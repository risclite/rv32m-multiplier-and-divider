==> flow/design.v <==
module mul(
    input                                    clk,
    input                                    rst,
	input                                    clear_pipeline,	
	input                                    mul_initial,
	input  [(3)-1:0]                             mul_para,
	input  [(32)-1:0]                         mul_rs0,
	input  [(32)-1:0]                         mul_rs1,
	output                                   mul_ready,
	output                                   mul_finished,
	output [(32)-1:0]                         mul_data,	
	input                                    mul_ack
);
    function [($clog2(32+1))-1:0] highest_pos(input [(32)-1:0] d);
	integer i;
	begin
	    highest_pos = 0;
	    for (i=0;i<32;i=i+1)
		    if ( d[i] )
	            highest_pos = i;
	end
	endfunction
	function [($clog2(32+1))-1:0] sumbits(input [(32)-1:0] d);
	integer i;
	begin
	    sumbits = 0;
		for (i=0;i<32;i=i+1)
		    sumbits = sumbits + d[i];
	end
	endfunction
	reg                           calc_flag;
	reg  [(3)-1:0]                    calc_para;
	reg                           calc_sign_xor,calc_sign_rs0;
	reg  [(32)-1:0]                calc_a,calc_b,calc_x,calc_y;
	reg  [($clog2(32+1))-1:0]      calc_a_pos,calc_b_pos;
	wire                          calc_over;
	wire [(32)-1:0]                calc_a_in,calc_b_in,calc_x_in,calc_y_in;	
	reg                           write_flag;
	reg  [(32)-1:0]                write_data;
    wire                          write_over;
	wire [(32)-1:0]              rs0_word = mul_rs0;
	wire [(32)-1:0]              rs1_word = mul_rs1;
	wire                        rs0_sign = mul_para[2] ? (~mul_para[0] & rs0_word[31]) : ( (mul_para[1:0]!=2'b11) & rs0_word[31] );
	wire                        rs1_sign = mul_para[2] ? (~mul_para[0] & rs1_word[31]) : ( ~mul_para[1] & rs1_word[31] );	
	wire [(32)-1:0]              rs0_data = rs0_sign ? ( ~rs0_word + 1'b1 ) : rs0_word;
	wire [(32)-1:0]              rs1_data = rs1_sign ? ( ~rs1_word + 1'b1 ) : rs1_word;	
    wire                      mul_direct = mul_para[2] ? ((rs1_word==0)|(rs0_data<rs1_data)) : ((rs0_word==0)|(rs1_word==0));	
    wire                     mul_is_busy = calc_flag|(write_flag & ~write_over);
	assign                     mul_ready = ~mul_is_busy;
	wire                      calc_start = mul_initial & ~mul_direct & ~mul_is_busy & ~clear_pipeline;	
	wire                     write_start = mul_initial &  mul_direct & ~mul_is_busy & ~clear_pipeline;
	always @ ( posedge clk or posedge  rst ) if (   rst   )  calc_flag <= 0;  else
	if ( calc_start )
	    calc_flag <= 1'b1;
	else if ( calc_over|clear_pipeline )
	    calc_flag <= 1'b0;
	else;
	always @ ( posedge clk or posedge  rst ) if (   rst   )  calc_para <= 0;  else
	if ( calc_start|write_start )
	    calc_para <= mul_para[2:0];
	else;
	always @ ( posedge clk or posedge  rst ) if (   rst   )  calc_sign_xor <= 0;  else
	if ( calc_start|write_start )
	    calc_sign_xor <= (mul_para[2]&(rs1_word==0)) ? 0 : (rs0_sign^rs1_sign);
	else;
	always @ ( posedge clk or posedge  rst ) if (   rst   )  calc_sign_rs0 <= 0;  else
	if ( calc_start|write_start )
	    calc_sign_rs0 <= rs0_sign;
    else;
	wire                num_less_compare = sumbits(rs0_data)<sumbits(rs1_data);
	always @ ( posedge clk or posedge  rst ) if (   rst   )  calc_a <= 0;  else
	if ( calc_start|write_start )
	    if ( mul_para[2] )
		    calc_a <= rs0_data;
		else
		    calc_a <= num_less_compare ? rs1_data : rs0_data;
	else if ( calc_flag )
	    calc_a <= calc_a_in;
	else;
	always @ ( posedge clk or posedge  rst ) if (   rst   )  calc_b <= 0;  else
	if ( calc_start|write_start )
	    if ( mul_para[2] )
		    calc_b <= rs1_data;
		else
		    calc_b <= num_less_compare ? rs0_data : rs1_data;
	else if ( calc_flag )
	    calc_b <= calc_b_in;
	else;
	always @ ( posedge clk or posedge  rst ) if (   rst   )  calc_x <= 0;  else
	if ( calc_start|write_start )
	    if ( mul_para[2] )
		    calc_x <= ( rs1_word==0 ) ? 32'hffffffff : 0;
		else
		    calc_x <= 0;
	else if ( calc_flag )
	    calc_x <= calc_x_in;
	else;
	always @ ( posedge clk or posedge  rst ) if (   rst   )  calc_y <= 0;  else
	if ( calc_start|write_start )
	    calc_y <= 0;
	else if ( calc_flag )
	    calc_y <= calc_y_in;
	else;
    wire [(32)-1:0]              pos_a_in = calc_flag ? calc_a_in : rs0_data;
    wire [(5)-1:0]                 pos_a_out = highest_pos(pos_a_in);
    wire [(32)-1:0]              pos_b_in = calc_flag ? calc_b_in : rs1_data;
    wire [(5)-1:0]                 pos_b_out = highest_pos(pos_b_in);
    always @ ( posedge clk or posedge  rst ) if (   rst   )  calc_a_pos <= 0;  else
	if ( calc_start|write_start )
        if ( mul_para[2] )
            calc_a_pos <= pos_a_out;
        else 
            calc_a_pos <= num_less_compare ? pos_b_out : pos_a_out;
	else if ( calc_flag )
	    calc_a_pos <= pos_a_out;
    else;
    always @ ( posedge clk or posedge  rst ) if (   rst   )  calc_b_pos <= 0;  else
	if ( calc_start|write_start )
        if ( mul_para[2] )
            calc_b_pos <= pos_b_out;
        else 
            calc_b_pos <= num_less_compare ? pos_a_out : pos_b_out;
	else if ( calc_flag )
	    calc_b_pos <= pos_b_out;
    else;
	wire [($clog2(32+1))-1:0] calc_ab_gap = calc_a_pos - calc_b_pos;
	wire [($clog2(32))-1:0]  calc_ab_diff = calc_ab_gap;
	wire [(2*32)-1:0]           mul_shift = calc_a<<calc_b_pos;
	wire                        sub_sign = calc_para[2] ? 1'b1 : calc_sign_xor;
	wire [(32)-1:0]           low_add_in0 = calc_para[2] ? calc_a : calc_x;
	wire [(32)-1:0]           low_add_in1 = calc_para[2] ? ( calc_b<<calc_ab_diff ) : mul_shift;
    wire [(32+1)-1:0]         low_add_out = sub_sign ? (low_add_in0 - low_add_in1) : (low_add_in0 + low_add_in1);
	wire                       carry_bit = low_add_out[32];
	wire                    high_add_bit = calc_para[2] ? 1'b0 : carry_bit;
    wire [(32)-1:0]          high_add_in0 = calc_para[2] ? calc_a : calc_y;
    wire [(32)-1:0]          high_add_in1 = calc_para[2] ? ( ( calc_b<<calc_ab_diff )>>1 ) : (mul_shift>>32);
    wire [(32)-1:0]          high_add_out = sub_sign ? (high_add_in0 - high_add_in1 - high_add_bit) : (high_add_in0 + high_add_in1 + high_add_bit);
	assign                     calc_a_in = calc_para[2] ?  ( carry_bit ? high_add_out : low_add_out ) : calc_a;
	assign                     calc_b_in = calc_para[2] ? calc_b : ( calc_b ^ (1'b1<<calc_b_pos) );
	assign                     calc_x_in = calc_para[2] ? ( calc_x|( (1'b1<<calc_ab_diff)>>carry_bit ) ) : low_add_out;
	assign                     calc_y_in = calc_para[2] ? calc_y : high_add_out;
	assign                     calc_over = calc_flag & ( calc_para[2] ? ( calc_a_in<calc_b ) : (calc_b_in==0) );
	always @ ( posedge clk or posedge  rst ) if (   rst   )  write_flag <= 0;  else
	if( write_start|calc_over )
	    write_flag <= 1'b1;
	else if ( write_over|clear_pipeline )
	    write_flag <= 1'b0;
	else;
	always @*
	if ( write_flag )
	    case(calc_para)
	    3'h0          :  write_data = calc_x;
	    3'h1,3'h2,3'h3:  write_data = calc_y;
        3'h4,3'h5     :  write_data = calc_sign_xor ? (~calc_x+1'b1) : calc_x;
        3'h6,3'h7     :  write_data = calc_sign_rs0 ? (~calc_a+1'b1) : calc_a;
        endcase
	else
	    write_data = 0;
	reg  [(1*32)-1:0] mulbuf_data;
	reg  [($clog2(1+1))-1:0]       mulbuf_length;
	wire [(1*32)-1:0] primary_data   = mulbuf_data|(write_data<<(mulbuf_length*32));
	wire [($clog2(1+1))-1:0]       primary_length = (mulbuf_length==1) ? 1 : (mulbuf_length + write_flag);
    assign write_over = write_flag & (mulbuf_length<1);
    assign mul_finished   = primary_length!=0;
    assign mul_data       = primary_data;
    always @ ( posedge clk or posedge  rst ) if (   rst   )  mulbuf_data <= 0;  else
    if ( clear_pipeline )	
	    mulbuf_data <= 0;
	else
	    mulbuf_data <= primary_data>>(mul_ack*32);
	always @ ( posedge clk or posedge  rst ) if (   rst   )  mulbuf_length <= 0;  else
	if ( clear_pipeline )
	    mulbuf_length <= 0;
	else
	    mulbuf_length <= primary_length - mul_ack;
endmodule
Tool chain data of mul
The steps from the RTL of mul to its reports follow in flow order.
Lines are those of the file above, counted from 1.
{ "inputs": {"design": "mul", "clock_port": "clk", "cell_library": "sky130hd", "pvt_corner": "tt_025C_1v80"} }

Word-level counts
Yosys after proc, flatten, opt, wreduce and memory -nomap, before mapping. Memory bits, and registers merged into a memory's read port (data or address), are not among the register bits. Print and check cells are not counted. Equal cells are merged and count once.
{ "word_totals": {"ff_bits": 179, "in_bits": 72, "output_inout_bits": 34, "word_cells": 271} }
{ "op_classes": {"addsub": 75, "cmp": 4, "n_eq": 9, "n_shift": 7, "muxes": 117, "bitwise": 35, "reduce_logical": 11} }
{ "op_table": {"columns": ["operator", "n"], "rows": [
  ["two-way mux 32 bit", 32],
  ["two-way mux 5 bit", 66],
  ["adder 6 x 1 -> 6 bit", 52],
  ["adder 32 x 1 -> 32 bit (second input constant)", 4],
  ["inverter 32 bit", 4],
  ["parallel mux 32 bit (select 4 bit)", 1],
  ["zero test 32 bit", 3],
  ["less-than comparator 32 bit", 2],
  ["bitwise OR 32 bit", 2],
  ["<< shifter 32 x 6 -> 64 bit", 1],
  ["<< shifter 1 x 5 -> 33 bit (first input constant)", 1],
  ["adder 32 x 32 -> 33 bit", 1],
  ["subtractor 32 x 32 -> 33 bit", 1],
  ["<< shifter 32 x 5 -> 33 bit", 1],
  [">> shifter 33 x 1 -> 32 bit", 1],
  ["two-way mux 33 bit", 1],
  ["<< shifter 1 x 6 -> 32 bit (first input constant)", 1],
  ["adder 32 x 1 -> 32 bit", 1],
  ["subtractor 32 x 1 -> 32 bit", 1],
  ["adder 32 bit", 1],
  ["subtractor 32 bit", 1],
  ["XOR 32 bit", 1],
  ["<< shifter 32 x 6 -> 32 bit", 1],
  [">> shifter 32 x 6 -> 32 bit", 1],
  ["two-way mux 1 bit", 15],
  ["bitwise AND 1 bit", 14],
  ["== test 3 bit (second input constant)", 4],
  ["adder 5 x 1 -> 6 bit", 2]
]} }
Not listed: further kinds 22, cells in them 42.

Longest topological paths
Depth = most cells in a row (Yosys ltp): at word level without a register or memory, in the mapped netlist without a sequential cell, where the memories' decode and read muxes count.
{ "logic_depth": {"word_depth": 45, "abc_area": 0, "depth_mapped": 61, "ltp_nobuf": 57} }

Netlist
Yosys stat after the flow's synthesis: flattened, memories mapped to cells. It holds for the ABC_AREA given above (unset counts as 0); a run with the other value may have another netlist.
{ "by_type": {"columns": ["cell_type", "n", "area_total_um2"], "rows": [
  ["sky130_fd_sc_hd__dfrtp_1", 178, 4.45E+03],
  ["sky130_fd_sc_hd__ha_1", 210, 2627.52],
  ["sky130_fd_sc_hd__o21ai_0", 348, 1741.67],
  ["sky130_fd_sc_hd__a21oi_1", 321, 1.61E+03],
  ["sky130_fd_sc_hd__nand2_1", 418, 1.57E+03],
  ["sky130_fd_sc_hd__xnor2_1", 165, 1.45E+03],
  ["sky130_fd_sc_hd__nor2_1", 329, 1.23E+03],
  ["sky130_fd_sc_hd__fa_1", 54, 1.08E+03],
  ["sky130_fd_sc_hd__inv_1", 268, 1.01E+03],
  ["sky130_fd_sc_hd__xor2_1", 91, 797.014],
  ["sky130_fd_sc_hd__mux2i_1", 70, 700.672],
  ["sky130_fd_sc_hd__clkbuf_1", 166, 623.098],
  ["sky130_fd_sc_hd__a21o_1", 74, 555.533],
  ["sky130_fd_sc_hd__nand3_1", 104, 520.499],
  ["sky130_fd_sc_hd__o211ai_1", 56, 420.403],
  ["sky130_fd_sc_hd__o31ai_1", 54, 405.389],
  ["sky130_fd_sc_hd__nor2b_1", 64, 400.384],
  ["sky130_fd_sc_hd__o221ai_1", 45, 394.128]
]} }
Other cell types: 87; their cells: 836.
{ "synth_totals": {"cells": 3851, "mapped_area_mm2": 0.0277679, "sequential_area_mm2": 0.0044543, "ff_cells": 178, "n_buf": 231} }

Timing after synthesis
Path of least setup slack by OpenSTA after synthesis, without wires, with an ideal clock, recovery checks aside; 20% of the period is set as input and as output delay. Where synthesis merged equal registers, the netlist keeps one of their names.
{ "synth_path": {"path_kind": "register -> register", "startpoint": "register calc_b_pos[0]", "endpoint": "register write_flag", "clock_period_ns": 11.3, "setup_time_ns": 0.121, "launch_ns": 0.000, "arrival_time_ns": 10.977, "t_required_ns": 11.179, "slack_ns": 0.202, "path_delay_ns": 11.098, "path_stages": 54, "path_buffers": 3, "period_less_setup_slack_ns": 11.098} }
"path_delay_ns" is the arrival time less input delay plus setup time.
"path_stages" counts driving pins, that of a launching flip-flop among them; a cell with two outputs on the path counts twice.
"period_less_setup_slack_ns" = period - worst setup slack (recovery checks aside). The figure is calculated, with input and output delays left at 20% of the set period.
Between the ends stands the longest chain of elaborated cells between them, by number of cells; it is not shown to be the way that was timed. Of several equally long chains one is given.
A line is the first line of the expression or statement that the cell stems from. Yosys adds cells for indexed reads and writes and turns some case tables into memories.
At most two assigning lines are given for a register; there are more.
{ "synth_between": {"cell_sequence": "sky130_fd_sc_hd__dfrtp_1 sky130_fd_sc_hd__ha_1 sky130_fd_sc_hd__inv_1 sky130_fd_sc_hd__fa_1 sky130_fd_sc_hd__mux2_2 sky130_fd_sc_hd__buf_2 sky130_fd_sc_hd__nand3_1 sky130_fd_sc_hd__nand2_1 sky130_fd_sc_hd__o311ai_0 sky130_fd_sc_hd__o21ai_0 sky130_fd_sc_hd__nand3b_1 sky130_fd_sc_hd__nand2b_1 sky130_fd_sc_hd__nor3b_1 sky130_fd_sc_hd__nand3_1 sky130_fd_sc_hd__or3_1 sky130_fd_sc_hd__or3_1 sky130_fd_sc_hd__nor3_1 sky130_fd_sc_hd__nor2_1 [... 18 more ...] sky130_fd_sc_hd__o21ai_0 sky130_fd_sc_hd__a32oi_1 sky130_fd_sc_hd__a21oi_1 sky130_fd_sc_hd__o31ai_1 sky130_fd_sc_hd__a211oi_1 sky130_fd_sc_hd__nor3_1 sky130_fd_sc_hd__or3_1 sky130_fd_sc_hd__a21oi_1 sky130_fd_sc_hd__xnor3_1 sky130_fd_sc_hd__o21ai_0 sky130_fd_sc_hd__o21ai_0 sky130_fd_sc_hd__ha_1 sky130_fd_sc_hd__nand4_1 sky130_fd_sc_hd__o2111ai_1 sky130_fd_sc_hd__a211oi_1 sky130_fd_sc_hd__o311a_1 sky130_fd_sc_hd__a21o_1 sky130_fd_sc_hd__a22o_1", "elab_chain_cells": 15, "cone_cells": 26, "cone_classes": "add/sub: 7; compare: 1; shift: 3; mux: 10; logic: 3; reduce/logical: 2"} }
{ "synth_lines": {"columns": ["element", "line", "source"], "rows": [
  ["start, declared", 35, "reg [($clog2(32+1))-1:0] calc_a_pos,calc_b_pos;"],
  ["start, assigned", 120, "calc_b_pos <= pos_b_out;"],
  ["start, assigned", 122, "calc_b_pos <= num_less_compare ? pos_a_out : pos_b_out;"],
  ["subtractor 5 bit", 126, "wire [($clog2(32+1))-1:0] calc_ab_gap = calc_a_pos - calc_b_pos;"],
  ["<< shifter 32 x 5 -> 33 bit", 131, "wire [(32)-1:0] low_add_in1 = calc_para[2] ? ( calc_b<<calc_ab_diff ) : mul_shift;"],
  ["two-way mux 32 bit", 131, null],
  ["adder 32 x 32 -> 33 bit", 132, "wire [(32+1)-1:0]         low_add_out = sub_sign ? (low_add_in0 - low_add_in1) : (low_add_in0 + low_add_in1);"],
  ["two-way mux 33 bit", 132, null],
  ["two-way mux 1 bit", 134, "wire high_add_bit = calc_para[2] ? 1'b0 : carry_bit;"],
  ["adder 32 x 1 -> 32 bit", 137, "wire [(32)-1:0]          high_add_out = sub_sign ? (high_add_in0 - high_add_in1 - high_add_bit) : (high_add_in ..."],
  ["two-way mux 32 bit", 137, null],
  ["two-way mux 32 bit x2", 138, "assign calc_a_in = calc_para[2] ? ( carry_bit ? high_add_out : low_add_out ) : calc_a;"],
  ["less-than comparator 32 bit", 142, "assign calc_over = calc_flag & ( calc_para[2] ? ( calc_a_in<calc_b ) : (calc_b_in==0) );"],
  ["two-way mux 1 bit", 142, null],
  ["bitwise AND 1 bit", 142, null],
  ["bitwise OR 1 bit", 144, "if( write_start|calc_over )"],
  ["two-way mux 1 bit", 144, null],
  ["end, assigned", 143, "always @ ( posedge clk or posedge rst ) if ( rst ) write_flag <= 0; else"],
  ["end, assigned", 145, "write_flag <= 1'b1;"],
  ["end, declared", 38, "reg write_flag;"]
]} }

Path in the finished layout
Path of least setup slack in the final report of record 1 (OpenROAD, finished layout, wires in). Where an end is a register, its clock arrival counts in the times.
{ "layout_path": {"path_kind": "register -> register", "startpoint": "register calc_a_pos[0]", "endpoint": "register write_flag", "clock_period_ns": 9.84, "setup_time_ns": 0.10, "launch_ns": 0.49, "arrival_time_ns": 11.63, "t_required_ns": 10.24, "slack_ns": -1.39, "path_stages": 54, "path_buffers": 7} }
Between the ends stands the longest chain of elaborated cells between them, by number of cells; it is not shown to be the way that was timed. Of several equally long chains one is given.
At most two assigning lines are given for a register; there are more.
{ "layout_between": {"cell_sequence": "sky130_fd_sc_hd__dfrtp_1 sky130_fd_sc_hd__inv_1 sky130_fd_sc_hd__ha_2 sky130_fd_sc_hd__inv_2 sky130_fd_sc_hd__fa_2 sky130_fd_sc_hd__mux2_4 sky130_fd_sc_hd__buf_6 sky130_fd_sc_hd__nand3_2 sky130_fd_sc_hd__nand2_2 sky130_fd_sc_hd__a222oi_1 sky130_fd_sc_hd__buf_4 sky130_fd_sc_hd__a41oi_4 sky130_fd_sc_hd__nor3b_4 sky130_fd_sc_hd__nand3_2 sky130_fd_sc_hd__or3_4 sky130_fd_sc_hd__or3_4 sky130_fd_sc_hd__nor3_4 sky130_fd_sc_hd__nor2_4 [... 18 more ...] sky130_fd_sc_hd__nand4_1 sky130_fd_sc_hd__buf_4 sky130_fd_sc_hd__a21oi_4 sky130_fd_sc_hd__o21bai_2 sky130_fd_sc_hd__buf_4 sky130_fd_sc_hd__buf_4 sky130_fd_sc_hd__a21oi_2 sky130_fd_sc_hd__o221ai_2 sky130_fd_sc_hd__mux2_4 sky130_fd_sc_hd__o211ai_1 sky130_fd_sc_hd__o21ai_1 sky130_fd_sc_hd__ha_1 sky130_fd_sc_hd__nand4_1 sky130_fd_sc_hd__nor4_4 sky130_fd_sc_hd__a211oi_2 sky130_fd_sc_hd__o311a_1 sky130_fd_sc_hd__a21o_1 sky130_fd_sc_hd__a22o_1", "elab_chain_cells": 15, "cone_cells": 21, "cone_classes": "add/sub: 7; compare: 1; shift: 1; mux: 9; logic: 2; reduce/logical: 1"} }
{ "layout_lines": {"columns": ["element", "line", "source"], "rows": [
  ["start, assigned", 111, "calc_a_pos <= pos_a_out;"],
  ["start, assigned", 113, "calc_a_pos <= num_less_compare ? pos_b_out : pos_a_out;"],
  ["subtractor 5 bit", 126, "wire [($clog2(32+1))-1:0] calc_ab_gap = calc_a_pos - calc_b_pos;"],
  ["<< shifter 32 x 5 -> 33 bit", 131, "wire [(32)-1:0] low_add_in1 = calc_para[2] ? ( calc_b<<calc_ab_diff ) : mul_shift;"],
  ["two-way mux 32 bit", 131, null],
  ["adder 32 x 32 -> 33 bit", 132, "wire [(32+1)-1:0]         low_add_out = sub_sign ? (low_add_in0 - low_add_in1) : (low_add_in0 + low_add_in1);"],
  ["two-way mux 33 bit", 132, null],
  ["two-way mux 1 bit", 134, "wire high_add_bit = calc_para[2] ? 1'b0 : carry_bit;"],
  ["adder 32 x 1 -> 32 bit", 137, "wire [(32)-1:0]          high_add_out = sub_sign ? (high_add_in0 - high_add_in1 - high_add_bit) : (high_add_in ..."],
  ["two-way mux 32 bit", 137, null],
  ["two-way mux 32 bit x2", 138, "assign calc_a_in = calc_para[2] ? ( carry_bit ? high_add_out : low_add_out ) : calc_a;"],
  ["less-than comparator 32 bit", 142, "assign calc_over = calc_flag & ( calc_para[2] ? ( calc_a_in<calc_b ) : (calc_b_in==0) );"],
  ["two-way mux 1 bit", 142, null],
  ["bitwise AND 1 bit", 142, null],
  ["bitwise OR 1 bit", 144, "if( write_start|calc_over )"],
  ["two-way mux 1 bit", 144, null],
  ["end, assigned", 143, "always @ ( posedge clk or posedge rst ) if ( rst ) write_flag <= 0; else"],
  ["end, assigned", 145, "write_flag <= 1'b1;"],
  ["end, declared", 38, "reg write_flag;"]
]} }

==> results <==
Measured data: module mul, platform sky130hd, 2 stored runs of the flow under differing settings, order arbitrary. Input and output delays are each 20% of the period that was set; the output load is 0.01 pF.
"achieved_clock_period_ns" is the run's clock period less its worst setup slack. It is reckoned from that one timing run; input and output delays stay at 20% of the period that was set.
"critical_path_time_ns" = time allowed to the worst setup path (clock period - input delay - output delay, where it has them) - its slack; a late launch clock adds to it, a late capture clock takes from it.

Record 1
==> flow/run.sh <==
#!/bin/bash
# the make line also repeats the synthesis and layout settings of config.mk as NAME=value (left out here)
make -C /OpenROAD-flow-scripts/flow DESIGN_CONFIG=/design/flow/config.mk WORK_HOME=/design/flow/orfs CLKGATE_MAP_FILE= finish
==> flow/config.mk <==
export PLATFORM = sky130hd
export DESIGN_NAME = mul
export DESIGN_NICKNAME = mul
export VERILOG_FILES = /design/flow/design.v
export SDC_FILE = /design/flow/constraint.sdc
export NUM_CORES = 4
export LEC_CHECK = 0
export CAP_MARGIN = 40
export CELL_PAD_IN_SITES_DETAIL_PLACEMENT = 1
export CORE_ASPECT_RATIO = 0.72
export CORE_MARGIN = 9
export CORE_UTILIZATION = 35
export GPL_TIMING_DRIVEN = 1
export PLACE_DENSITY_LB_ADDON = 0.27
export SLEW_MARGIN = 20
==> flow/constraint.sdc <==
create_clock -name core_clock -period 9.84 [get_ports {clk}]
set_input_delay 1.9680 -clock core_clock [delete_from_list [all_inputs] [get_ports {clk}]]
set_output_delay 1.9680 -clock core_clock [all_outputs]
set_load 0.01 [all_outputs]

==> results of record 1, as JSON <==
{
  "synthArea_mm2": 0.0277679,
  "timing.setup.tns_ns": -36.196,
  "achieved_clock_period_ns": 11.233,
  "fin_hold_ws_ns": 0.489,
  "setup_ws_ns": -1.393,
  "layout_utilization_frac": 0.501,
  "layout_stdcell_area_mm2": 0.0393327,
  "critical_path_time_ns": 11.23,
  "critical_path_kind": "register -> register",
  "design.die.area_mm2": 0.0899389
}

Record 2
==> flow/run.sh <==
#!/bin/bash
# the make line also repeats the synthesis and layout settings of config.mk as NAME=value (left out here)
make -C /OpenROAD-flow-scripts/flow DESIGN_CONFIG=/design/flow/config.mk WORK_HOME=/design/flow/orfs CLKGATE_MAP_FILE= finish
==> flow/config.mk <==
export PLATFORM = sky130hd
export DESIGN_NAME = mul
export DESIGN_NICKNAME = mul
export VERILOG_FILES = /design/flow/design.v
export SDC_FILE = /design/flow/constraint.sdc
export NUM_CORES = 4
export LEC_CHECK = 0
export CAP_MARGIN = 20
export CORE_ASPECT_RATIO = 1.41
export CORE_MARGIN = 2
export CORE_UTILIZATION = 36
export CTS_CLUSTER_DIAMETER = 310
export CTS_CLUSTER_SIZE = 63
export PLACE_DENSITY_LB_ADDON = 0.05
export SLEW_MARGIN = 20
==> flow/constraint.sdc <==
create_clock -name core_clock -period 7.16 [get_ports {clk}]
set_input_delay 1.4320 -clock core_clock [delete_from_list [all_inputs] [get_ports {clk}]]
set_output_delay 1.4320 -clock core_clock [all_outputs]
set_load 0.01 [all_outputs]

==> results of record 2, as JSON <==
{
  "synthArea_mm2": 0.0277679,
  "timing.setup.tns_ns": -233.264,
  "achieved_clock_period_ns": 10.736,
  "fin_hold_ws_ns": 0.459,
  "setup_ws_ns": -3.576,
  "layout_utilization_frac": 0.558,
  "layout_stdcell_area_mm2": 0.0425145,
  "critical_path_time_ns": 10.74,
  "critical_path_kind": "register -> register",
  "design.die.area_mm2": 0.0794041
}
